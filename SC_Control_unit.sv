==> flow/design.v <==
module NparamReg #(parameter Width = 2)(input logic clk, reset , en, input logic [ Width - 1:0] d, 
output logic [ Width - 1:0] q ); 
always_ff@(posedge clk,posedge reset )
if (reset) q <= 0;  
else if (en) q <= d;   
endmodule 
module SC_controll( input logic CLK, reset, input logic [3:0] Cond, input logic [1:0] op , input logic [5:0] funct , input logic [3:0] Rd, input logic [3:0] ALUFlags,
output logic PCSrc , MemtoReg , MemWrite , output logic [1:0]ALUControl, output logic ALUSrc, output logic [1:0] ImmSrc ,RegSrc, output logic RegWrite );
logic [1:0] FlagW;
decoder decoder_1 (op, funct, Rd, FlagW, PCS , RegW , MemW ,MemtoReg, ALUSrc, ImmSrc ,RegSrc ,ALUControl, NoWrite);
condLogic logic_1(CLK, reset,PCS, RegW , MemW, NoWrite, FlagW , ALUFlags , Cond, PCSrc , RegWrite , MemWrite);
endmodule 
module aludecoder (input logic ALUOP, input logic [5:0]funct , output logic [1:0] ALUControl,FlagW, output logic NoWrite);  
always_comb  
begin
 NoWrite = 0;
if(ALUOP) begin  
case(funct[4:1])
4'b0100: ALUControl = 2'b00;  
4'b0010: ALUControl = 2'b01;  
4'b0000: ALUControl = 2'b10;  
4'b1100: ALUControl = 2'b11;  
4'b1010: ALUControl = 2'b01;  
default: ALUControl = 2'bx;  
endcase
if (funct[4:1] == 4'b1010) 
begin
FlagW = 2'b11; 
NoWrite = 1;
end 
else begin
FlagW[1] = funct[0];
FlagW[0] = funct[0] & ( ALUControl == 2'b00 | ALUControl ==  2'b01 );
end 
end 
else  
begin
ALUControl = 2'b00;
FlagW = 2'b00;
end 
end 
endmodule 
module conditionCheck(input logic [3:0] cond , Flags, output logic condEx );  
always_comb
begin 
    casex(cond)
      4'b0000: condEx = Flags[2];
      4'b0001: condEx = ~ Flags[2];
      4'b0010: condEx = Flags[1];
      4'b0011: condEx = ~ Flags[1];
      4'b0100: condEx = Flags[3];
      4'b0101: condEx = ~ Flags[3];
      4'b0110: condEx = Flags[0];
      4'b0111: condEx = ~ Flags[0];
      4'b1000: condEx = ~ Flags[2]& Flags[1];
      4'b1001: condEx = Flags[2] | ~ Flags[1];
      4'b1010: condEx = ~(Flags[3]^Flags[0]);
      4'b1011: condEx = (Flags[3]^Flags[0]);
      4'b1100: condEx = ~ Flags[2] & ~(Flags[3]^Flags[0]);
      4'b1101: condEx = Flags[2]| (Flags[3]^Flags[0]);
      4'b 1110: condEx = 1'b 1;
      default: condEx = 1'b 0;
    endcase
end 
endmodule 
module condLogic(input logic CLK, reset, input logic PCS, RegW , MemW, NoWrite, input logic [1:0] FlagW , input logic [3:0] ALUFlags , Cond,
output logic PCSrc , RegWrite , MemWrite);
logic [3:0]Flags;
logic [1:0] FlagWrite;
NparamReg reg_1(CLK , reset, FlagWrite[1], ALUFlags[3:2], Flags[3:2]);  
NparamReg reg_2(CLK , reset, FlagWrite[0], ALUFlags[1:0],Flags[1:0]); 
conditionCheck Block_1(Cond, Flags , condEx );
assign PCSrc = PCS & condEx;
assign RegWrite = RegW & condEx& ~ NoWrite;
assign MemWrite = MemW & condEx;
always_comb
begin 
FlagWrite[0] = FlagW[0] & condEx;  
FlagWrite[1] = FlagW[1] & condEx;
end 
endmodule 
module decoder (input logic [1:0] op, input logic [5:0] funct, input logic [3:0] Rd,
output logic [1:0] FlagW, output logic PCS , RegW , MemW ,output logic MemtoReg, ALUSrc, output logic [1:0] ImmSrc ,RegSrc ,ALUControl , output logic NoWrite);
logic [9:0]controls; 
logic Branch , ALUOP ;
mainDecoder maindecoder(op ,funct ,controls);
assign {RegSrc , ImmSrc , ALUSrc , MemtoReg , RegW , MemW , Branch , ALUOP} = controls;
pc_logic pcLogic(Rd ,Branch ,RegW ,PCS);
aludecoder ALUdecoder(ALUOP ,funct ,ALUControl ,FlagW, NoWrite);
endmodule
module mainDecoder(input logic [1:0] op, input logic [5:0] funct , output logic [9:0] controls);
always_comb
    casex(op)
     2'b00: if (funct[5]) controls = 10'b0000101001;
     else  controls = 10'b 0000001001;
     2'b01: if(funct[0]) controls = 10'b 0001111000;
     else controls = 10'b1001110100;
     2'b10: controls = 10'b0110100010;
     default: controls = 10'bx;   
    endcase
endmodule 
module pc_logic(input logic [3:0] Rd, input logic Branch, RegW, output logic PCS );
assign PCS = ((Rd == 4'b1111)& RegW)| Branch ;  
endmodule 
# From RTL to reports: SC_controll
# The steps from the RTL of SC_controll to its reports follow in flow order.
# Line numbers count from 1 in the design file above.
# Cell names lack the library's common part.
inputs:
  top_module: "SC_controll"
  clock: "CLK"
  library: "sky130hd"
  lib_corner: "tt_025C_1v80"

# Word level
# Yosys after proc, flatten, opt, wreduce and memory -nomap, before mapping. Enables and synchronous resets that opt folds into registers are not counted as muxes. Memory bits, and registers merged into a memory's read port (data or address), are not among the register bits. Print and check cells are not counted. Equal cells are merged and count once.
word_totals:
  register_bits: 4
  inputBits: 22
  output_inout_bits: 11
  elab_cells: 62
classes:
  n_eq: 22
  mux: 12
  logic: 21
  reduce_and_logical: 5
ops:
  columns: ["cell", "count"]
  rows:
  - ["== test 4 bit with constant B", 10]
  - ["case mux 10 bit (select 3 bit)", 1]
  - ["== test 4 x 3 -> 1 bit with constant B", 5]
  - ["case mux 1 bit (select 15 bit)", 1]
  - ["== test 4 x 2 -> 1 bit with constant B", 3]
  - ["AND 1 bit", 10]
  - ["two-way mux 10 bit", 1]
  - ["zero test 4 bit", 2]
  - ["case mux 2 bit (select 4 bit)", 1]
  - ["inverter 1 bit", 6]
  - ["two-way mux 6 bit", 1]
  - ["two-way mux 2 bit", 3]
  - ["bitwise OR 1 bit", 4]
  - ["== test 2 x 1 -> 1 bit with constant B", 2]
  - ["zero test 2 bit", 2]
  - ["== test 4 x 1 -> 1 bit with constant B", 1]
  - ["two-way mux 1 bit", 4]
  - ["== test 2 bit with constant B", 1]
  - ["OR reduction 2 bit", 1]
  - ["XOR 1 bit", 1]

# Longest topological paths
# Yosys ltp: most cells in a row. Word level: on the elaborated netlist, between registers, memories and ports. Mapped: between sequential cells and ports; inverters and the memories' decode and read muxes count.
logic_depth:
  word_depth: 10
  abc_area: 0
  ltp_mapped: 7
  ltp_nobuf: 7

# Netlist
# The flow's flattened synthesis, as Yosys stat reports it; memories are mapped. The netlist is that of the ABC_AREA named above (0 if unset); the other value can give another one.
# The area totals of this step are shown rounded.
synth_totals:
  mapped_cells: 70
  yosys_area_um2: 581
  seqArea_um2: 100
  ff_cells: 4
  n_buf: 6
types:
  columns: ["type", "count", "type_area_um2"]
  rows:
  - ["dfrtp_1", 4, 100.096]
  - ["mux2_1", 4, 45.043]
  - ["buf_4", 5, 37.536]
  - ["nor2b_1", 5, 31.28]
  - ["xor2_1", 3, 26.275]
  - ["ha_1", 2, 25.024]
  - ["nand2b_1", 4, 25.024]
  - ["and3_1", 3, 18.768]
  - ["inv_1", 5, 18.768]
  - ["a32oi_1", 2, 17.517]
  - ["o311ai_2", 1, 16.266]
  - ["nand3_1", 3, 15.014]
  - ["nor2_1", 4, 15.014]
  - ["nor3_1", 3, 15.014]
  - ["nor3b_1", 2, 15.014]
  - ["a31oi_1", 2, 12.512]
  - ["and2_1", 2, 12.512]
  - ["and4bb_1", 1, 12.512]
# Other cell types: 14; their cells: 15.
# By module: a second synthesis without flattening, with its own total; a netlist apart from the flattened one above.
hier_totals:
  hier_cells: 72
  area_unflattened_um2: 624
# Each row is one instance without its submodules.
by_module:
  columns: ["mod", "instances", "cells", "area_um2", "seq_area_um2"]
  rows:
  - ["conditionCheck", 1, 28, 194, 0.0]
  - ["NparamReg", 2, 5, 76.3, 50.0]
  - ["aludecoder", 1, 14, 116, 0.0]
  - ["mainDecoder", 1, 13, 108, 0.0]
  - ["condLogic", 1, 5, 38.8, 0.0]
  - ["pc_logic", 1, 2, 15.0, 0.0]
  - ["SC_controll", 1, 0, 0.0, 0.0]
  - ["decoder", 1, 0, 0.0, 0.0]

# Worst setup path after synthesis
# Source: OpenSTA report_checks on the synthesized netlist (no wires, ideal clock, input and output delay 20% of the period each), path of least setup slack; recovery checks are left aside. Register names are those of the netlist, which keeps one name where synthesis merged equal registers.
synth_path:
  kind: "input to register"
  from: "input port op[0]"
  to: "register logic_1.reg_2.q[0]"
  period_ns: 2.15
  input_delay_ns: 0.430
  setup_ns: 0.128
  launch_ns: 0.430
  t_arrival_ns: 1.872
  t_required_ns: 2.022
  slack_ns: 0.151
  delay_ns: 1.570
  stages: 7
  n_path_buf: 0
  synth_period_reached_ns: 1.999
# "delay_ns" is the arrival time less input delay plus setup time.
# "stages": output pins that drive a net of the path, with the launching flip-flop's if there is one; two outputs of one cell count as two.
# "synth_period_reached_ns" is the clock period less the worst setup slack; recovery checks do not enter. This is arithmetic on one report: input and output delays are still those of the set period (20% each).
# The rows between start and end are the longest chain of elaborated cells between them; the timing report does not say that the signal goes this way. Where chains are equally long, one stands for them.
# Each line given opens the expression or statement behind the cell; cells for indexed reads and writes are added by Yosys, which also makes memories of some case tables.
synth_via:
  path_cell_list: "inv_1 ha_1 nor2b_1 a32oi_1 or2_2 a31oi_1 mux2_1"
  elab_chain_cells: 9
  cone_cells: 12
  cone_lines: 5
  classes_between: "eq/ne: 3; mux: 4; logic: 3; reduce/logical: 2"
synth_rtl:
  columns: ["element", "line", "rtl"]
  rows:
  - ["from (decl)", 7, "module SC_controll( input logic CLK, reset, input logic [3:0] Cond, input logic [1:0] op , input logic [5:0] f ..."]
  - ["== test 2 bit", 93, "casex(op)"]
  - ["case mux 10 bit (select 3 bit)", 93, null]
  - ["two-way mux 2 bit", 17, "if(ALUOP) begin"]
  - ["zero test 2 bit", 33, "FlagW[0] = funct[0] & ( ALUControl == 2'b00 | ALUControl ==  2'b01 );"]
  - ["bitwise OR 1 bit", 33, null]
  - ["AND 1 bit", 33, null]
  - ["two-way mux 1 bit", 26, "if (funct[4:1] == 4'b1010)"]
  - ["two-way mux 2 bit", 17, null]
  - ["AND 1 bit", 78, "FlagWrite[0] = FlagW[0] & condEx;"]
  - ["to (assign)", 4, "if (reset) q <= 0;"]
  - ["to (assign)", 5, "else if (en) q <= d;"]
  - ["to (decl)", 2, "output logic [ Width - 1:0] q );"]

# Timing after layout
# From the final timing report of run A: the path of least setup slack in the routed layout; clock arrival at registers is part of the times.
layout_path:
  kind: "input to output"
  from: "input port Cond[3]"
  to: "output port MemWrite"
  period_ns: 2.35
  input_delay_ns: 0.47
  out_delay_ns: 0.47
  launch_ns: 0.47
  t_arrival_ns: 1.79
  t_required_ns: 1.88
  slack_ns: 0.09
  stages: 8
  n_path_buf: 3
# The rows between start and end are the longest chain of elaborated cells between them; the timing report does not say that the signal goes this way. Where chains are equally long, one stands for them.
layout_via:
  path_cell_list: "dlygate4sd2_1 buf_4 nand4bb_1 o221ai_2 o311ai_4 nand3_2 and2_1 buf_2"
  elab_chain_cells: 3
  cone_cells: 17
  cone_lines: 2
  classes_between: "eq/ne: 14; mux: 1; logic: 1; reduce/logical: 1"
layout_rtl:
  columns: ["element", "line", "rtl"]
  rows:
  - ["from (decl)", 7, "module SC_controll( input logic CLK, reset, input logic [3:0] Cond, input logic [1:0] op , input logic [5:0] f ..."]
  - ["== test 4 bit", 46, "casex(cond)"]
  - ["case mux 1 bit (select 15 bit)", 46, null]
  - ["AND 1 bit", 75, "assign MemWrite = MemW & condEx;"]
  - ["to (decl)", 8, "output logic PCSrc , MemtoReg , MemWrite , output logic [1:0]ALUControl, output logic ALUSrc, output logic [1: ..."]

==> results <==
Flow measurements of SC_controll on sky130hd: 2 stored runs with different settings, listed in no order. Input and output delays are each 20% of the period that was set; the output load is 0.01 pF.
"achievedPeriod_ns": clock period set for the run, less the worst setup slack. It is reckoned from that one timing run; input and output delays stay at 20% of the period that was set.
"fin_power_mw": no workload was simulated; the value follows from the tool's default switching activity.
The measured numbers are rounded.

--- run A ---
==> flow/run.sh <==
#!/bin/bash
# the make line also repeats the synthesis and layout settings of config.mk as NAME=value (left out here)
make -C /OpenROAD-flow-scripts/flow DESIGN_CONFIG=/design/flow/config.mk WORK_HOME=/design/flow/orfs CLKGATE_MAP_FILE= finish
==> flow/config.mk <==
export PLATFORM = sky130hd
export DESIGN_NAME = SC_controll
export DESIGN_NICKNAME = SC_controll
export VERILOG_FILES = /design/flow/design.v
export SDC_FILE = /design/flow/constraint.sdc
export NUM_CORES = 4
export LEC_CHECK = 0
export CAP_MARGIN = 20
export CELL_PAD_IN_SITES_GLOBAL_PLACEMENT = 0
export CORE_MARGIN = 2
export CORE_UTILIZATION = 21
export MIN_ROUTING_LAYER = met2
export PLACE_DENSITY_LB_ADDON = 0.15
export SETUP_SLACK_MARGIN = 0.12
export SLEW_MARGIN = 20
export TNS_END_PERCENT = 75
==> flow/constraint.sdc <==
create_clock -name core_clock -period 2.35 [get_ports {CLK}]
set_input_delay 0.4700 -clock core_clock [delete_from_list [all_inputs] [get_ports {CLK}]]
set_output_delay 0.4700 -clock core_clock [all_outputs]
set_load 0.01 [all_outputs]

==> results, as YAML <==
results:
  worstSetupSlack_ns: 0.090
  final_die_area_um2: 3200
  fin_tns_ns: 0.000
  yosys_chip_area_um2: 581
  fin_power_mw: 0.655
  achievedPeriod_ns: 2.260
  fin_util_pct: 42.9

--- run B ---
==> flow/run.sh <==
#!/bin/bash
# the make line also repeats the synthesis and layout settings of config.mk as NAME=value (left out here)
make -C /OpenROAD-flow-scripts/flow DESIGN_CONFIG=/design/flow/config.mk WORK_HOME=/design/flow/orfs CLKGATE_MAP_FILE= finish
==> flow/config.mk <==
export PLATFORM = sky130hd
export DESIGN_NAME = SC_controll
export DESIGN_NICKNAME = SC_controll
export VERILOG_FILES = /design/flow/design.v
export SDC_FILE = /design/flow/constraint.sdc
export NUM_CORES = 4
export LEC_CHECK = 0
export CAP_MARGIN = 20
export CORE_MARGIN = 2
export CORE_UTILIZATION = 62
export MAX_ROUTING_LAYER = met4
export MIN_ROUTING_LAYER = met1
export PLACE_DENSITY_LB_ADDON = 0.3
export SETUP_SLACK_MARGIN = 0.05
export SLEW_MARGIN = 30
==> flow/constraint.sdc <==
create_clock -name core_clock -period 1.63 [get_ports {CLK}]
set_input_delay 0.3260 -clock core_clock [delete_from_list [all_inputs] [get_ports {CLK}]]
set_output_delay 0.3260 -clock core_clock [all_outputs]
set_load 0.01 [all_outputs]

==> results, as YAML <==
outcome: "not finished: floorplanning ended with error PDN-0185"
